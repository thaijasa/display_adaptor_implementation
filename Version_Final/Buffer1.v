==> flow/design.v <==
module Buffer1(Buf1OutR, Buf1OutG, Buf1OutB, Addr1, WE1, RE1, BufferIn1, Clock);
output reg[7:0] Buf1OutR;
output reg[7:0] Buf1OutG;
output reg[7:0] Buf1OutB;
input[6:0] Addr1;
input WE1, RE1, Clock;
input[23:0] BufferIn1;
reg[23:0] BufferMem1[99:0];
always @(posedge Clock)
begin
	if(WE1==1)
	begin
		BufferMem1[Addr1] <= BufferIn1;
	end
	if(RE1==1)
	begin
		Buf1OutR <= BufferMem1[Addr1][23:16];
		Buf1OutG <= BufferMem1[Addr1][15:8];
		Buf1OutB <= BufferMem1[Addr1] [7:0];
	end
end
endmodule
==> From RTL to reports: Buffer1 <==
Tool output for the design above, in the order of the flow.
Lines are those of the file above, counted from 1.
Library cell names are shortened.
{ "design": {"top_module": "Buffer1", "clock_port": "Clock", "library": "sky130hd", "lib_corner": "tt_025C_1v80"} }

==> After elaboration <==
Yosys after proc, flatten, opt, wreduce and memory -nomap, before mapping. Enables and synchronous resets that opt folds into registers are not counted as muxes. Memory bits, and registers merged into a memory's read port (data or address), are not among the register bits. Print and check cells are not counted. Equal cells are merged and count once.
Memory sizes are those after Yosys's memory passes, which may raise the word count (mostly to a power of two), join words into wider ones and drop unused or constant bits.
{ "classes": {"mux": 3} }
{ "ops": {"columns": ["cell", "count"], "rows": [
  ["2-to-1 mux 24 bit", 1],
  ["2-to-1 mux 7 bit", 1],
  ["2-to-1 mux 1 bit", 1]
]} }
{ "bits": {"elab_cells": 4, "ram_bits": 2400, "ff_bits": 0, "n_memories": 1, "clocked_rd_ports_x_width": 24, "output_inout_bits": 24} }
{ "memory_table": {"columns": ["memory", "size", "word_bits", "rd", "write_ports", "line_no", "rtl"], "rows": [
  ["BufferMem1", 100, 24, 1, 1, 8, "reg[23:0] BufferMem1[99:0];"]
]} }

==> Longest topological paths <==
Yosys ltp: most cells in a row. Word level: on the elaborated netlist, between registers, memories and ports. Mapped: between sequential cells and ports; inverters and the memories' decode and read muxes count.
{ "depth": {"ltp_word": 1, "abc_area": 0, "ltp_mapped": 12, "depth_no_buf": 6} }

==> After synthesis <==
Source: synth_stat.txt of the flow (Yosys; design flattened, memories mapped). It holds for the ABC_AREA given above (unset counts as 0); a run with the other value may have another netlist.
{ "types": {"columns": ["cell", "count", "area_total_um2"], "rows": [
  ["edfxtp_1", 2424, 7.28E+04],
  ["a221oi_1", 448, 3.92E+03],
  ["a22oi_1", 312, 2.34E+03],
  ["mux2i_1", 213, 2.13E+03],
  ["mux2_2", 107, 1.2E+03],
  ["nor2_1", 260, 975.936],
  ["o21ai_0", 189, 945.907],
  ["a21oi_1", 181, 905.869],
  ["mux4_2", 39, 878.342],
  ["buf_2", 170, 850.816],
  ["o22ai_1", 105, 656.88],
  ["o221ai_1", 68, 595.571],
  ["clkbuf_1", 144, 540.518],
  ["a22o_1", 61, 534.262],
  ["nand2_1", 125, 469.2],
  ["a221o_1", 39, 390.374],
  ["buf_4", 47, 352.838],
  ["o22a_1", 30, 262.752]
]} }
Other cell types: 47; their cells: 330.
{ "synth_totals": {"yosys_area_um2": 93075.5, "stdcells": 5292, "ffs": 2424, "seq_area_um2": 72789.8} }

==> Timing after synthesis <==
OpenSTA on the mapped netlist: ideal clock, no wires. The path of least setup slack (recovery checks aside). Input and output delay are each 20% of the period. Register names are those of the netlist, which keeps one name where synthesis merged equal registers.
{ "synth_path": {"path_kind": "input-to-reg", "startpoint": "input port Addr1[2]", "endpoint": "memory BufferMem1[96][0]", "path_stages": 8, "path_delay_ns": 3.280, "clock_period_ns": 5.22, "launch_ns": 1.044, "arrival_ns": 3.889, "setup_ns": 0.435, "slack_ns": 0.896, "required_time_ns": 4.785, "period_less_setup_slack_ns": 4.324} }
"path_delay_ns" is the arrival time less input delay plus setup time.
"path_stages" counts driving pins, that of a launching flip-flop among them; a cell with two outputs on the path counts twice.
"period_less_setup_slack_ns" is the clock period less the worst setup slack; recovery checks do not enter. This is arithmetic on one report: input and output delays are still those of the set period (20% each).
Between the ends stands the longest chain of elaborated cells between them, by number of cells; it is not shown to be the way that was timed. Of several equally long chains one is given.
A line is the first line of the expression or statement that the cell stems from. Yosys adds cells for indexed reads and writes and turns some case tables into memories.
{ "synth_via": {"path_cell_list": "buf_4 > buf_4 > buf_4 > buf_4 > buf_4 > nor2b_1 > nand2_1 > nor3_1", "elab_chain_len": 1, "cells_between": 1, "cone_lines": 1} }
{ "synth_lines": {"columns": ["item", "line_no", "rtl"], "rows": [
  ["from (decl)", 5, "input[6:0] Addr1;"],
  ["2-to-1 mux 7 bit", 11, "if(WE1==1)"],
  ["to (decl)", 8, "reg[23:0] BufferMem1[99:0];"]
]} }

==> Path in the finished layout <==
From the final timing report of entry A: the path of least setup slack in the routed layout; clock arrival at registers is part of the times.
{ "layout_path": {"path_kind": "input-to-reg", "startpoint": "input port Addr1[2]", "endpoint": "register Buf1OutR[0]", "slack_ns": 1.14, "launch_ns": 0.96, "required_time_ns": 5.43, "clock_period_ns": 4.79, "arrival_ns": 4.29, "path_stages": 9, "setup_ns": 0.25} }
{ "layout_via": {"path_cell_list": "buf_8 > and3b_4 > buf_4 > a22oi_1 > a22oi_1 > o21ai_0 > o2111ai_1 > buf_4 > a311o_1"} }
{ "layout_lines": {"columns": ["item", "line_no", "rtl"], "rows": [
  ["from (decl)", 5, "input[6:0] Addr1;"],
  ["to (decl)", 2, "output reg[7:0] Buf1OutR;"]
]} }
Chain of elaborated cells between the ends: none given.

==> results <==
2 stored runs of Buffer1 in the flow (synthesis by Yosys, layout by OpenROAD, sky130hd cells), in arbitrary order. Constraints: input delay and output delay 20% of the set period each, output load 0.01 pF.
"worst setup path time": the worst setup path's part of the clock period (all of it between registers, 20% less for each end at a port) less its slack. A launch clock that arrives late makes it longer, a capture clock that arrives late makes it shorter.
"power consumption" rests on the timing tool's default activity at the inputs, not on a simulated workload.

==> entry A: settings <==
{ "period_ns": 4.79, "SETUP_SLACK_MARGIN": -0.07, "CAP_MARGIN": 20, "CORE_MARGIN": 2, "CORE_UTILIZATION": 40, "SLEW_MARGIN": 20 }
==> entry A: results <==
cell area after synthesis: 93075.5 sq um
area inside the die boundary: 236566.0 sq um
standard-cell area after layout: 107379.0 sq um
lowest setup slack: 1.139 ns
setup total negative slack: 0.000 ns
power consumption: 44457 µW
worst setup path time: 2.69 ns
critical path type: input-to-reg

==> entry B: settings <==
{ "period_ns": 3.33, "CORE_UTILIZATION": 57, "PLACE_DENSITY": 0.73, "CORE_ASPECT_RATIO": 0.83, "CORE_MARGIN": 9, "CELL_PAD_IN_SITES_GLOBAL_PLACEMENT": 2, "TNS_END_PERCENT": 95, "CTS_CLUSTER_SIZE": 29, "SLEW_MARGIN": 15, "CAP_MARGIN": 20 }
==> entry B: results <==
cell area after synthesis: 93075.5 sq um
area inside the die boundary: 178225.0 sq um
standard-cell area after layout: 109999.0 sq um
lowest setup slack: 0.218 ns
setup total negative slack: 0.000 ns
power consumption: 63882 µW
worst setup path time: 2.45 ns
critical path type: input-to-reg
