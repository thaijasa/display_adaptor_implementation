==> flow/design.v <==
module Buffer0(Buf0OutR, Buf0OutG, Buf0OutB, Addr0, WE0, RE0, BufferIn0, Clock);
output reg[7:0] Buf0OutR;
output reg[7:0] Buf0OutG;
output reg[7:0] Buf0OutB;
input[6:0] Addr0;
input WE0, RE0, Clock;
input[23:0] BufferIn0;
reg[23:0] BufferMem0[6:0];
always @(posedge Clock)
begin
	if(WE0==1)
	begin
		BufferMem0[Addr0] <= BufferIn0;
	end
	if(RE0==1)
	begin
		Buf0OutR <= BufferMem0[Addr0][23:16];
		Buf0OutG <= BufferMem0[Addr0][15:8];
		Buf0OutB <= BufferMem0[Addr0] [7:0];
	end
end
endmodule
* Tool chain data of Buffer0
Tool output for the design above, in the order of the flow.
Lines are those of the file above, counted from 1.
Operators carry their Yosys type and port widths (W data, S select, Z words).
Library cell names are shortened.
The mark n/a stands for no value.
- Design top :: Buffer0
- Clock port :: Clock
- Standard-cell library :: sky130hd
- Corner :: tt_025C_1v80

* Word level
Source: Yosys, flattened and elaborated, memories not mapped. Widths are those after wreduce; folded enables and synchronous resets count as part of the registers. Registers that Yosys merges into a memory's read port (data or address) are not register bits. Print and check cells do not count. Equal cells are merged and count once.
Yosys's memory passes give these memory sizes; they may raise the number of words (mostly to a power of two), join words into wider ones and drop unused or constant bits.
- Muxes and demuxes :: 3
** Operators by type and width (count)
- $mux W24 :: 1
- $mux W3 :: 1
- $mux W1 :: 1
- Register bits :: 0
- Bits in writable memories :: 168
- Word width x clocked read ports :: 24
- Memory cells :: 1
- Output and inout port bits :: 24
** Memory list
- BufferMem0 :: depth 7, bits a word 24, read ports 1, write ports 1, RTL line 8 : reg[23:0] BufferMem0[6:0];

* Logic depth
Longest topological path by Yosys (ltp), each cell counted once; first at word level (registers and memories cut), then after technology mapping (sequential cells cut; the memories' decode and read muxes count).
- Depth after elaboration :: 1
- ABC_AREA :: 0
- Depth in mapped cells :: 6
- Mapped depth without buffers :: 3

* After synthesis
The flow's flattened synthesis, as Yosys stat reports it; memories are mapped. The netlist is that of the ABC_AREA named above (0 if unset); the other value can give another one.
Totals and module areas in this step are rounded.
- Mapped cells :: 393
- Mapped area :: 7250 um2
- Flip-flops :: 192
- Buffers :: 21
** Cells by type
- edfxtp_1 :: count 192, area in all 5765.53 um2
- mux2i_1 :: count 65, area in all 650.624 um2
- a21o_1 :: count 18, area in all 135.13 um2
- o22ai_1 :: count 18, area in all 112.608 um2
- o21ai_0 :: count 19, area in all 95.091 um2
- nand2_1 :: count 22, area in all 82.579 um2
- buf_6 :: count 4, area in all 45.043 um2
- buf_2 :: count 8, area in all 40.038 um2
- buf_4 :: count 5, area in all 37.536 um2
- a211o_1 :: count 3, area in all 26.275 um2
- nand2b_1 :: count 4, area in all 25.024 um2
- a22oi_1 :: count 3, area in all 22.522 um2
- mux4_2 :: count 1, area in all 22.522 um2
- o211ai_1 :: count 3, area in all 22.522 um2
- nor2_1 :: count 5, area in all 18.768 um2
- a32oi_1 :: count 2, area in all 17.517 um2
- o221ai_1 :: count 2, area in all 17.517 um2
- a21oi_1 :: count 3, area in all 15.014 um2
Other cell types: 10; their cells: 16.

* Path before layout
Source: OpenSTA report_checks on the synthesized netlist (no wires, ideal clock, input and output delay 20% of the period each), path of least setup slack; recovery checks are left aside. Register names are those of the netlist, which keeps one name where synthesis merged equal registers.
- Kind :: in2reg
- From :: input Addr0[0]
- To :: memory BufferMem0[2][0]
- Period :: 4080 ps
- Setup time :: 405 ps
- Time at the first pin :: 816 ps
- Arrival time :: 2434 ps
- Required time :: 3675 ps
- Setup slack :: 1241 ps
- Delay of the path :: 2023 ps
- Stages :: 5
- Path buffers :: 3
- Synthesis period reached :: 2839 ps
"delay of the path" = arrival - input delay + setup time.
"stages" counts driving pins, that of a launching flip-flop among them; a cell with two outputs on the path counts twice.
"synthesis period reached" is the clock period less the worst setup slack; recovery checks do not enter. This is arithmetic on one report: input and output delays are still those of the set period (20% each).
Between the ends stands the longest chain of elaborated cells between them, by number of cells; it is not shown to be the way that was timed. Of several equally long chains one is given.
A line is the first line of the expression or statement that the cell stems from. Yosys adds cells for indexed reads and writes and turns some case tables into memories.
- Cells stage by stage :: buf_6 -> buf_6 -> buf_4 -> nand2b_1 -> nor2_1
- Cells in the longest elaborated chain :: 1
- Elaborated cells on any way between the ends :: 1
- RTL lines with such cells :: 1
- Those cells by class :: mux (1)
** Ends and longest elaborated chain, after synthesis
- start: declaration :: RTL line 5 : input[6:0] Addr0;
- $mux W3 :: RTL line 11 : if(WE0==1)
- end: declaration :: RTL line 8 : reg[23:0] BufferMem0[6:0];

* Worst path after layout
Path of least setup slack in the final report of entry A (OpenROAD, finished layout, wires in). Where an end is a register, its clock arrival counts in the times.
The path's times are printed in steps of 10 ps; the period is the one set.
- Kind :: reg2out
- From :: register Buf0OutG[4]
- To :: output Buf0OutG[4]
- Period :: 1670 ps
- Output delay :: 330 ps
- Time at the first pin :: 420 ps
- Arrival time :: 1290 ps
- Required time :: 1340 ps
- Setup slack :: 50 ps
- Stages :: 2
- Path buffers :: 1
- Cells stage by stage :: edfxtp_1 -> clkdlybuf4s50_1
- Cells in the longest elaborated chain :: 0
- Elaborated cells on any way between the ends :: 0
- RTL lines with such cells :: 0
** Ends and longest elaborated chain, after layout
- start: declaration :: RTL line 3 : output reg[7:0] Buf0OutG;
- end: declaration :: RTL line 3

2 stored runs of Buffer0 in the flow (synthesis by Yosys, layout by OpenROAD, sky130hd cells), in arbitrary order. Constraints: input delay and output delay 20% of the set period each, output load 0.01 pF.
"clock period reached": clock period set for the run, less the worst setup slack. It is reckoned from that one timing run; input and output delays stay at 20% of the period that was set.
By "time used up by the worst setup path" is meant the share of the clock period that the worst setup path is allowed (20% is reserved at inputs, 20% at outputs), minus its slack. Clock arrival times at its registers enter into it.
"total power of the final layout" is the tool's figure for a default switching activity; nothing was simulated.
"time used up by the worst setup path" is known to 10 ps.
Measured values are rounded.

** Entry A
- Settings :: period_ns=1.67; CAP_MARGIN=20; CORE_MARGIN=2; CORE_UTILIZATION=40; SLEW_MARGIN=20
- Die outline area :: 19,200 um2
- Utilization :: 0.509
- Total power of the final layout :: 10.5 mW
- Worst slack on setup checks :: 47 ps
- Netlist area reported by Yosys :: 7,250 um2
- Sum of negative setup slack :: 0 ps
- Standard-cell area after layout :: 9,110 um2
- Post-route worst hold slack :: 502 ps
- Clock period reached :: 1,623 ps
- Time used up by the worst setup path :: 1,290 ps
- Worst setup path kind :: reg2out

** Entry B
- Settings :: period_ns=1.86; CORE_UTILIZATION=50; SETUP_SLACK_MARGIN=-0.18; PLACE_DENSITY_LB_ADDON=0.13; TNS_END_PERCENT=20; CAP_MARGIN=30; SLEW_MARGIN=30; MIN_ROUTING_LAYER=met1; CORE_MARGIN=2
- Die outline area :: 15,500 um2
- Utilization :: 0.615
- Total power of the final layout :: 9.13 mW
- Worst slack on setup checks :: 133 ps
- Netlist area reported by Yosys :: 7,250 um2
- Sum of negative setup slack :: 0 ps
- Standard-cell area after layout :: 8,830 um2
- Post-route worst hold slack :: 554 ps
- Clock period reached :: 1,727 ps
- Time used up by the worst setup path :: 1,350 ps
- Worst setup path kind :: reg2out
